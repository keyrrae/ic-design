==> flow/design.v <==
module dac_sigmaDel_fc01(clk,
                         rst_sd,
                         disable_innoise,
                         din,
                         noise,
                         sd_out);
input                     clk;
input                  rst_sd;
input         disable_innoise;
input  [15:0]             din;
input  [ 3:0]           noise;
output                 sd_out;
reg      signed [18:0]     z1;   
reg      signed [17:0]     z2;   
reg                        z3;   
wire                  innoise;   
wire     signed [16:0]     s1;   
wire     signed [19:0]     s2;   
wire     signed [18:0]  s2Sat;   
wire     signed [17:0]     s3;   
wire     signed [18:0]     s4;   
wire     signed [17:0]  s4Sat;   
wire     signed [ 8:0]     s5;   
always @(posedge clk or posedge rst_sd)
  if(rst_sd)
    begin
      z1    <= #1 18'h0_0000;
      z2    <= #1 18'h0_0000;
      z3    <= #1          0;
    end
  else
    begin
      z1    <= #1  s2Sat;
      z2    <= #1  s4Sat;
      z3    <= #1 ~s5[8];
    end
assign  innoise = !disable_innoise && noise[0]                                      ;
assign       s1 = s5 >= 0 ? din - 65536 + innoise : din + innoise                   ;
assign       s2 = s1 + z1                                                           ;
assign    s2Sat = ~|s2[19:18] || &s2[19:18] ? s2 : s2[19] ? 19'h4_0000 : 19'h3_ffff ;
assign       s3 = s5 >= 0 ?  $signed(z1[18:1]) - 65536 : $signed(z1[18:1])          ;
assign       s4 = s3 + z2                                                           ;
assign    s4Sat = ~|s4[18:17] || &s4[18:17] ? s4 : s4[18] ? 18'h2_0000 : 18'h1_ffff ;
assign       s5 = $signed(z2[17:10]) + $signed(noise)                               ;
assign   sd_out = z3                                                                ;
endmodule   
; ---- Step by step through the tools: dac_sigmaDel_fc01
; What the tools print for dac_sigmaDel_fc01, step after step.
; Line numbers count from 1 in the design file above.
; Library cell names are shortened.
; The mark -- stands for no value.
[setup]
design = dac_sigmaDel_fc01
clock_port = clk
lib = sky130hd
lib_corner = tt_025C_1v80

; ---- After elaboration
; Yosys after proc, flatten, opt, wreduce and memory -nomap, before mapping. Enables and synchronous resets that opt folds into registers are not counted as muxes. Memory bits, and registers merged into a memory's read port (data or address), are not among the register bits. Print and check cells are not counted. Equal cells are merged and count once.
[bits]
ff_bits = 38
in_bits = 23
out_inout_bits = 1
elab_cells = 28
[op_classes]
n_addsub = 7
n_cmp = 1
mux = 6
logic = 1
reduce_logical = 10
[op_table]
columns = op, count
row1 = 2-to-1 mux 18 bit, 3
row2 = 2-to-1 mux 19 bit, 2
row3 = adder 17 x 19 -> 20 bit, 1
row4 = adder 18 x 18 -> 19 bit, 1
row5 = subtractor 18 bit with constant B, 1
row6 = adder 16 x 1 -> 17 bit, 1
row7 = subtractor 16 x 17 -> 17 bit with constant B, 1
row8 = adder 17 x 1 -> 17 bit, 1
row9 = 2-to-1 mux 17 bit, 1
row10 = adder 8 x 4 -> 9 bit, 1
row11 = >= comparator 9 x 1 -> 1 bit with constant B, 1
row12 = AND reduction 2 bit, 2
row13 = OR reduction 2 bit, 2
row14 = zero test 1 bit, 3
row15 = logical OR 1 bit, 2
row16 = logical AND 1 bit, 1
row17 = NOT 1 bit, 1

; ---- Depth
; Yosys ltp: most cells in a row. Word level: on the elaborated netlist, between registers, memories and ports. Mapped: between sequential cells and ports; inverters and the memories' decode and read muxes count.
[depth]
depth_word = 9
abc_area = 0
mapped_depth = 16

; ---- Synthesis result
; Yosys stat after the flow's synthesis: flattened, memories mapped to cells. It holds for the ABC_AREA given above (unset counts as 0); a run with the other value may have another netlist.
; The area totals of this step are shown rounded.
[mapped]
cell_count = 396
area_mm2 = 0.00354
seqArea_mm2 = 0.000951
ffs = 38
n_buf = 11
[types]
columns = type, count
row1 = dfrtp_1, 38
row2 = ha_1, 46
row3 = xnor2_1, 26
row4 = a21oi_1, 44
row5 = maj3_1, 17
row6 = xor2_1, 17
row7 = nand2_1, 30
row8 = nor2_1, 30
row9 = o21ai_0, 22
row10 = a21o_1, 10
row11 = nand3_1, 13
row12 = buf_6, 5
row13 = inv_1, 15
row14 = and3_1, 7
row15 = nor2b_1, 7
row16 = fa_1, 2
row17 = nand2b_1, 5
row18 = a31oi_1, 4
; Other cell types: 39; their cells: 58.

; ---- Timing after synthesis
; Path of least setup slack by OpenSTA after synthesis, without wires, with an ideal clock, recovery checks aside; 20% of the period is set as input and as output delay. Where synthesis merged equal registers, the netlist keeps one of their names.
[synth_path]
kind = input to register
from = input port noise[1]
to = register z1[10]
period_ps = 7950
input_delay_ps = 1590
launch_ps = 1590
t_arrival_ps = 4728
required_ps = 7815
path_slack_ps = 3087
delay_ps = 3273
driving_pins = 15
path_buffers = 1
period_less_setup_slack_ps = 4863
; "delay_ps" = arrival - input delay + setup time.
; "driving_pins": output pins that drive a net of the path, with the launching flip-flop's if there is one; two outputs of one cell count as two.
; "period_less_setup_slack_ps" = period - worst setup slack (recovery checks aside). The figure is calculated, with input and output delays left at 20% of the set period.
; The rows between start and end are the longest chain of elaborated cells between them; the timing report does not say that the signal goes this way. Where chains are equally long, one stands for them.
; A line is the first line of the expression or statement that the cell stems from. Yosys adds cells for indexed reads and writes and turns some case tables into memories.
[synth_via]
path_cell_list = ha_1 a31o_2 a21o_1 a211oi_1 o21ai_0 o221ai_1 xor2_1 ha_1 and3_1 a31oi_1 nand2_1 or3_1 a211oi_4 buf_6 a21oi_1
elab_chain_cells = 8
cone_cells = 10
[synth_lines]
columns = element, line
row1 = from (decl), 11  ; input  [ 3:0]           noise;
row2 = adder 8 x 4 -> 9 bit, 44  ; assign       s5 = $signed(z2[17:10]) + $signed(noise)                               ;
row3 = >= comparator 9 x 1 -> 1 bit, 38  ; assign       s1 = s5 >= 0 ? din - 65536 + innoise : din + innoise                   ;
row4 = 2-to-1 mux 17 bit, 38
row5 = adder 17 x 19 -> 20 bit, 39  ; assign       s2 = s1 + z1                                                           ;
row6 = OR reduction 2 bit, 40  ; assign    s2Sat = ~|s2[19:18] || &s2[19:18] ? s2 : s2[19] ? 19'h4_0000 : 19'h3_ffff ;
row7 = zero test 1 bit, 40
row8 = logical OR 1 bit, 40
row9 = 2-to-1 mux 19 bit, 40
row10 = to (assign), 27  ; z1    <= #1 18'h0_0000;
row11 = to (assign), 33  ; z1    <= #1  s2Sat;
row12 = to (decl), 13  ; reg      signed [18:0]     z1;

; ---- Path in the finished layout
; Path of least setup slack in the final report of flow run A (OpenROAD, finished layout, wires in). Where an end is a register, its clock arrival counts in the times.
; The path's times are printed in steps of 10 ps; the period is the one set.
[layout_path]
kind = input to register
from = input port din[0]
to = register z1[11]
period_ps = 3160
input_delay_ps = 630
launch_ps = 630
t_arrival_ps = 3660
required_ps = 3330
path_slack_ps = -330
driving_pins = 17
path_buffers = 4
; The rows between start and end are the longest chain of elaborated cells between them; the timing report does not say that the signal goes this way. Where chains are equally long, one stands for them.
[layout_via]
path_cell_list = clkdlybuf4s15_1 ha_4 and3_4 and2_4 nand4_1 buf_4 xnor2_1 ha_2 a21oi_2 o21ai_2 a31oi_1 nand2_1 or3_4 a211oi_4 buf_6 buf_6 a21oi_2
elab_chain_cells = 8
cone_cells = 11
[layout_lines]
columns = element, line
row1 = from (decl), 10  ; input  [15:0]             din;
row2 = subtractor 16 x 17 -> 17 bit, 38  ; assign       s1 = s5 >= 0 ? din - 65536 + innoise : din + innoise                   ;
row3 = adder 17 x 1 -> 17 bit, 38
row4 = 2-to-1 mux 17 bit, 38
row5 = adder 17 x 19 -> 20 bit, 39  ; assign       s2 = s1 + z1                                                           ;
row6 = OR reduction 2 bit, 40  ; assign    s2Sat = ~|s2[19:18] || &s2[19:18] ? s2 : s2[19] ? 19'h4_0000 : 19'h3_ffff ;
row7 = zero test 1 bit, 40
row8 = logical OR 1 bit, 40
row9 = 2-to-1 mux 19 bit, 40
row10 = to (assign), 27  ; z1    <= #1 18'h0_0000;
row11 = to (assign), 33  ; z1    <= #1  s2Sat;
row12 = to (decl), 13  ; reg      signed [18:0]     z1;

; Design dac_sigmaDel_fc01 on sky130hd. What follows are 2 stored runs of the flow, each under its own settings; their order means nothing. The constraints put input and output delay at 20% of the set period each and load the outputs with 0.01 pF.
; The results are shown rounded.

[flow run A: settings]
period_ns = 3.16
CORE_UTILIZATION = 39
SETUP_SLACK_MARGIN = -0.12
PLACE_DENSITY_LB_ADDON = 0.12
CORE_ASPECT_RATIO = 1.79
CORE_MARGIN = 5
CELL_PAD_IN_SITES_GLOBAL_PLACEMENT = 3
TNS_END_PERCENT = 85
GPL_TIMING_DRIVEN = 0
CAP_MARGIN = 5
MIN_ROUTING_LAYER = met2
MAX_ROUTING_LAYER = met5
SLEW_MARGIN = 20
[flow run A: results]
synth_chip_area_mm2 = 0.00354
worst_setup_slack_ps = -330
die_footprint_mm2 = 0.0112
layout_utilization_pct = 54.4
layout_stdcell_area_mm2 = 0.00482

[flow run B: settings]
period_ns = 5.46
CORE_UTILIZATION = 47
PLACE_DENSITY = 0.76
CORE_ASPECT_RATIO = 0.71
CORE_MARGIN = 2
GPL_ROUTABILITY_DRIVEN = 0
CTS_CLUSTER_SIZE = 35
CAP_MARGIN = 0
SLEW_MARGIN = 20
[flow run B: results]
die_footprint_mm2 = 0.00825
worst_setup_slack_ps = 595
layout_stdcell_area_mm2 = 0.00393
synth_chip_area_mm2 = 0.00354
layout_utilization_pct = 54.1
